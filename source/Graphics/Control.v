==> flow/design.v <==
module Control(
	input clk,
	input rst,
	input[23:0] paddle_1,
	input[23:0] paddle_2,
	input[23:0] ball,
	input[23:0] frame_score,
	input VGA_ready,
	output reg[15:0] pixel_x,
	output reg[15:0] pixel_y,
	output reg[23:0] color,
	output reg[18:0] address
	);
	localparam[23:0] BLACK = 24'h000000;
	localparam[23:0] GREEN = 24'h00FF00;
	localparam[23:0] BLUE = 24'h0000FF;
	localparam[23:0] RED = 24'hFF0000;
	localparam[23:0] TEAL = 24'h66FFFF;
	localparam[23:0] GRAY = 24'hD3D3D3;
	localparam[23:0] WHITE = 24'hFFFFFF;
	localparam[23:0] GWHITE = 24'hCCFF99;
	reg[15:0] next_x, next_y;
	reg[18:0] next_addr;
	always@(*) begin
		color = BLACK;		 
		if(paddle_1 == BLUE)
			color = BLUE;
		else if(paddle_1 == GRAY) begin	 
			if(ball)
				color = {(ball[23:16] + GRAY[23:16])>>1,(ball[15:8] + GRAY[15:8])>>1,(ball[7:0] + GRAY[7:0])>>1};
			else if(frame_score)
				color = 24'h69E969;
			else if(paddle_2 == RED)
				color = 24'hE96969;
			else if(paddle_2 == GRAY)
				color = GRAY;
			else
				color = 24'h696969;
		end
		else begin		 
			if(ball)
				color = ball;
			else if(frame_score)
				color = frame_score;
			else if(paddle_2)
				color = paddle_2;
		end
	end
	always @( * ) begin
		next_addr = address;
		next_x = pixel_x;
		next_y = pixel_y;
		if (rst) begin
			next_addr = 19'd0;
            next_x = 16'd0; 
			next_y = 16'd0; 
		end
		else if (VGA_ready) begin
			if (address == 19'h4AFFF) begin
				next_addr = 19'd0;
                next_x = 16'd0;
                next_y = 16'd0;
			end
			else if (pixel_x == 16'd639) begin
				next_x = 16'd0;
				next_y = pixel_y + 16'd1;
				next_addr = address + 19'd1;
			end
			else begin
				next_addr = address + 19'd1;
	            next_x = pixel_x + 16'd1;
			end
		end
	end
	always @(posedge clk) begin
		if (rst) begin
			address <= 19'd0;
			pixel_x <= 16'd0;
			pixel_y <= 16'd0;
        end
		else begin
			address <= next_addr;
            pixel_x <= next_x;
            pixel_y <= next_y;
		end
	end
endmodule
# --- Reports on Control ---
# Tool output for the design above, in the order of the flow.
# Lines are those of the file above, counted from 1.
design:
  top: "Control"
  clock_port: "clk"
  lib: "sky130hd"
  pvt_corner: "tt_025C_1v80"

# --- After elaboration ---
# Counts by Yosys on the flattened word-level netlist (proc, flatten, opt, wreduce; memories kept). Register bits leave out memories and registers merged into their read ports (data or address). Print and check cells are left out. Cells with the same type and inputs are merged into one.
classes:
  n_addsub: 6
  n_eq: 6
  mux: 14
  reduce_and_logical: 5
op_table:
  columns: ["op", "count"]
  rows:
  - ["two-way mux 24 bit", 9]
  - ["equality test 24 bit with constant B", 3]
  - ["nonzero test 24 bit", 3]
  - ["two-way mux 16 bit", 4]
  - ["adder 16 x 1 -> 16 bit with constant B", 2]
  - ["equality test 24 x 8 -> 1 bit with constant B", 1]
  - ["adder 8 bit with constant B", 3]
  - ["adder 19 x 1 -> 19 bit with constant B", 1]
  - ["equality test 19 bit with constant B", 1]
  - ["two-way mux 19 bit", 1]
  - ["equality test 16 x 10 -> 1 bit with constant B", 1]
  - ["AND reduction 2 bit", 1]
  - ["nonzero test 2 bit", 1]
word_totals:
  register_bits: 51

# --- Longest topological paths ---
# Longest topological path by Yosys (ltp), each cell counted once; first at word level (registers and memories cut), then after technology mapping (sequential cells cut; the memories' decode and read muxes count).
depth:
  word_depth: 7
  abc_area: 0
  mapped_depth: 10

# --- Mapped cells and area ---
# Yosys stat after the flow's synthesis: flattened, memories mapped to cells. It holds for the ABC_AREA given above (unset counts as 0); a run with the other value may have another netlist.
# The area totals of this step are shown rounded.
mapped:
  cell_count: 492
  synth_area_um2: 3710
  flip_flops: 51
types:
  columns: ["cell_type", "count", "type_area_um2"]
  rows:
  - ["sky130_fd_sc_hd__dfxtp_1", 51, 1.02E+03]
  - ["sky130_fd_sc_hd__nor2_1", 68, 255.245]
  - ["sky130_fd_sc_hd__xor2_1", 26, 227.718]
  - ["sky130_fd_sc_hd__xnor2_1", 24, 210.202]
  - ["sky130_fd_sc_hd__nand2_1", 43, 161.405]
  - ["sky130_fd_sc_hd__a21oi_1", 29, 145.139]
  - ["sky130_fd_sc_hd__o21ai_0", 29, 145.139]
  - ["sky130_fd_sc_hd__nand4_1", 18, 112.608]
  - ["sky130_fd_sc_hd__ha_1", 8, 100.096]
  - ["sky130_fd_sc_hd__nor4_1", 16, 100.096]
  - ["sky130_fd_sc_hd__a211oi_1", 13, 97.594]
  - ["sky130_fd_sc_hd__nand3_1", 19, 95.091]
  - ["sky130_fd_sc_hd__or3_1", 15, 93.84]
  - ["sky130_fd_sc_hd__and3_1", 12, 75.072]
  - ["sky130_fd_sc_hd__nor3_1", 15, 75.072]
  - ["sky130_fd_sc_hd__a31oi_1", 11, 68.816]
  - ["sky130_fd_sc_hd__and4_1", 6, 52.55]
  - ["sky130_fd_sc_hd__clkbuf_1", 12, 45.043]
# Other cell types: 40; their cells: 77.

# --- Worst setup path after synthesis ---
# Source: OpenSTA report_checks on the synthesized netlist (no wires, ideal clock, input and output delay 20% of the period each), path of least setup slack; recovery checks are left aside. Register names are those of the netlist, which keeps one name where synthesis merged equal registers.
synth_path:
  path_kind: "input -> output"
  start: "in (no name shown)"
  end: "out color[6]"
  tclk_ns: 5.56
  in_delay_ns: 1.112
  out_delay_ns: 1.112
  arrival_ns: 2.796
  setup_slack_ns: 1.652
  path_delay_ns: 1.684
  path_stages: 8
  path_buffers: 2
  synth_period_reached_ns: 3.908
# "path_delay_ns" is the arrival time less input delay plus setup time.
# A path that ends at an output port has no setup time.
# "path_stages" counts driving pins, that of a launching flip-flop among them; a cell with two outputs on the path counts twice.
# "synth_period_reached_ns" is the clock period less the worst setup slack; recovery checks do not enter. This is arithmetic on one report: input and output delays are still those of the set period (20% each).
# The rows between start and end are the longest chain of elaborated cells between them; the timing report does not say that the signal goes this way. Where chains are equally long, one stands for them.
# Each line given opens the expression or statement behind the cell; cells for indexed reads and writes are added by Yosys, which also makes memories of some case tables.
synth_via:
  path_cell_list: "sky130_fd_sc_hd__or4_1 > sky130_fd_sc_hd__nor2_2 > sky130_fd_sc_hd__and2_1 > sky130_fd_sc_hd__buf_4 > sky130_fd_sc_hd__buf_4 > sky130_fd_sc_hd__a21oi_1 > sky130_fd_sc_hd__o21a_1 > sky130_fd_sc_hd__a21oi_1"
  elab_chain_cells: 5
synth_lines:
  columns: ["item", "line", "source"]
  rows:
  - ["start, declared", 7, null]
  - ["nonzero test 24 bit", 43, null]
  - ["two-way mux 24 bit", 43, null]
  - ["two-way mux 24 bit", 41, "if(ball)"]
  - ["two-way mux 24 bit", 28, "else if(paddle_1 == GRAY) begin"]
  - ["two-way mux 24 bit", 26, "if(paddle_1 == BLUE)"]
  - ["end, declared", 11, "output reg[23:0] color,"]

--- runs ---
Below are 2 stored runs of the flow (Yosys, OpenROAD; platform sky130hd) on Control, each with its settings, unordered. Constraints: input delay and output delay 20% of the set period each, output load 0.01 pF.

--- run 1 ---
==> flow/run.sh <==
#!/bin/bash
# the make line also repeats the synthesis and layout settings of config.mk as NAME=value (left out here)
make -C /OpenROAD-flow-scripts/flow DESIGN_CONFIG=/design/flow/config.mk WORK_HOME=/design/flow/orfs CLKGATE_MAP_FILE= finish
==> flow/config.mk <==
export PLATFORM = sky130hd
export DESIGN_NAME = Control
export DESIGN_NICKNAME = Control
export VERILOG_FILES = /design/flow/design.v
export SDC_FILE = /design/flow/constraint.sdc
export NUM_CORES = 4
export LEC_CHECK = 0
export CAP_MARGIN = 5
export CELL_PAD_IN_SITES_DETAIL_PLACEMENT = 0
export CELL_PAD_IN_SITES_GLOBAL_PLACEMENT = 2
export CORE_MARGIN = 2
export CORE_UTILIZATION = 58
export CTS_CLUSTER_SIZE = 50
export GPL_ROUTABILITY_DRIVEN = 0
export GPL_TIMING_DRIVEN = 1
export HOLD_SLACK_MARGIN = 0.12
export PLACE_DENSITY_LB_ADDON = 0.1
export SETUP_SLACK_MARGIN = 0.12
export SLEW_MARGIN = 15
==> flow/constraint.sdc <==
create_clock -name core_clock -period 4.88 [get_ports {clk}]
set_input_delay 0.9760 -clock core_clock [delete_from_list [all_inputs] [get_ports {clk}]]
set_output_delay 0.9760 -clock core_clock [all_outputs]
set_load 0.01 [all_outputs]

==> results, as YAML <==
outcome: "stopped before the end: placement reported FLW-0024"

--- run 2 ---
==> flow/run.sh <==
#!/bin/bash
# the make line also repeats the synthesis and layout settings of config.mk as NAME=value (left out here)
make -C /OpenROAD-flow-scripts/flow DESIGN_CONFIG=/design/flow/config.mk WORK_HOME=/design/flow/orfs CLKGATE_MAP_FILE= finish
==> flow/config.mk <==
export PLATFORM = sky130hd
export DESIGN_NAME = Control
export DESIGN_NICKNAME = Control
export VERILOG_FILES = /design/flow/design.v
export SDC_FILE = /design/flow/constraint.sdc
export NUM_CORES = 4
export LEC_CHECK = 0
export CAP_MARGIN = 20
export CELL_PAD_IN_SITES_DETAIL_PLACEMENT = 1
export CORE_ASPECT_RATIO = 0.64
export CORE_MARGIN = 2
export CORE_UTILIZATION = 52
export CTS_CLUSTER_SIZE = 89
export GPL_TIMING_DRIVEN = 1
export HOLD_SLACK_MARGIN = 0.09
export MIN_ROUTING_LAYER = met2
export PLACE_DENSITY = 0.74
export SLEW_MARGIN = 35
export TNS_END_PERCENT = 30
==> flow/constraint.sdc <==
create_clock -name core_clock -period 2.15 [get_ports {clk}]
set_input_delay 0.4300 -clock core_clock [delete_from_list [all_inputs] [get_ports {clk}]]
set_output_delay 0.4300 -clock core_clock [all_outputs]
set_load 0.01 [all_outputs]

==> results, as YAML <==
outcome: "stopped before the end: placement reported DPL-0033"
--- end ---
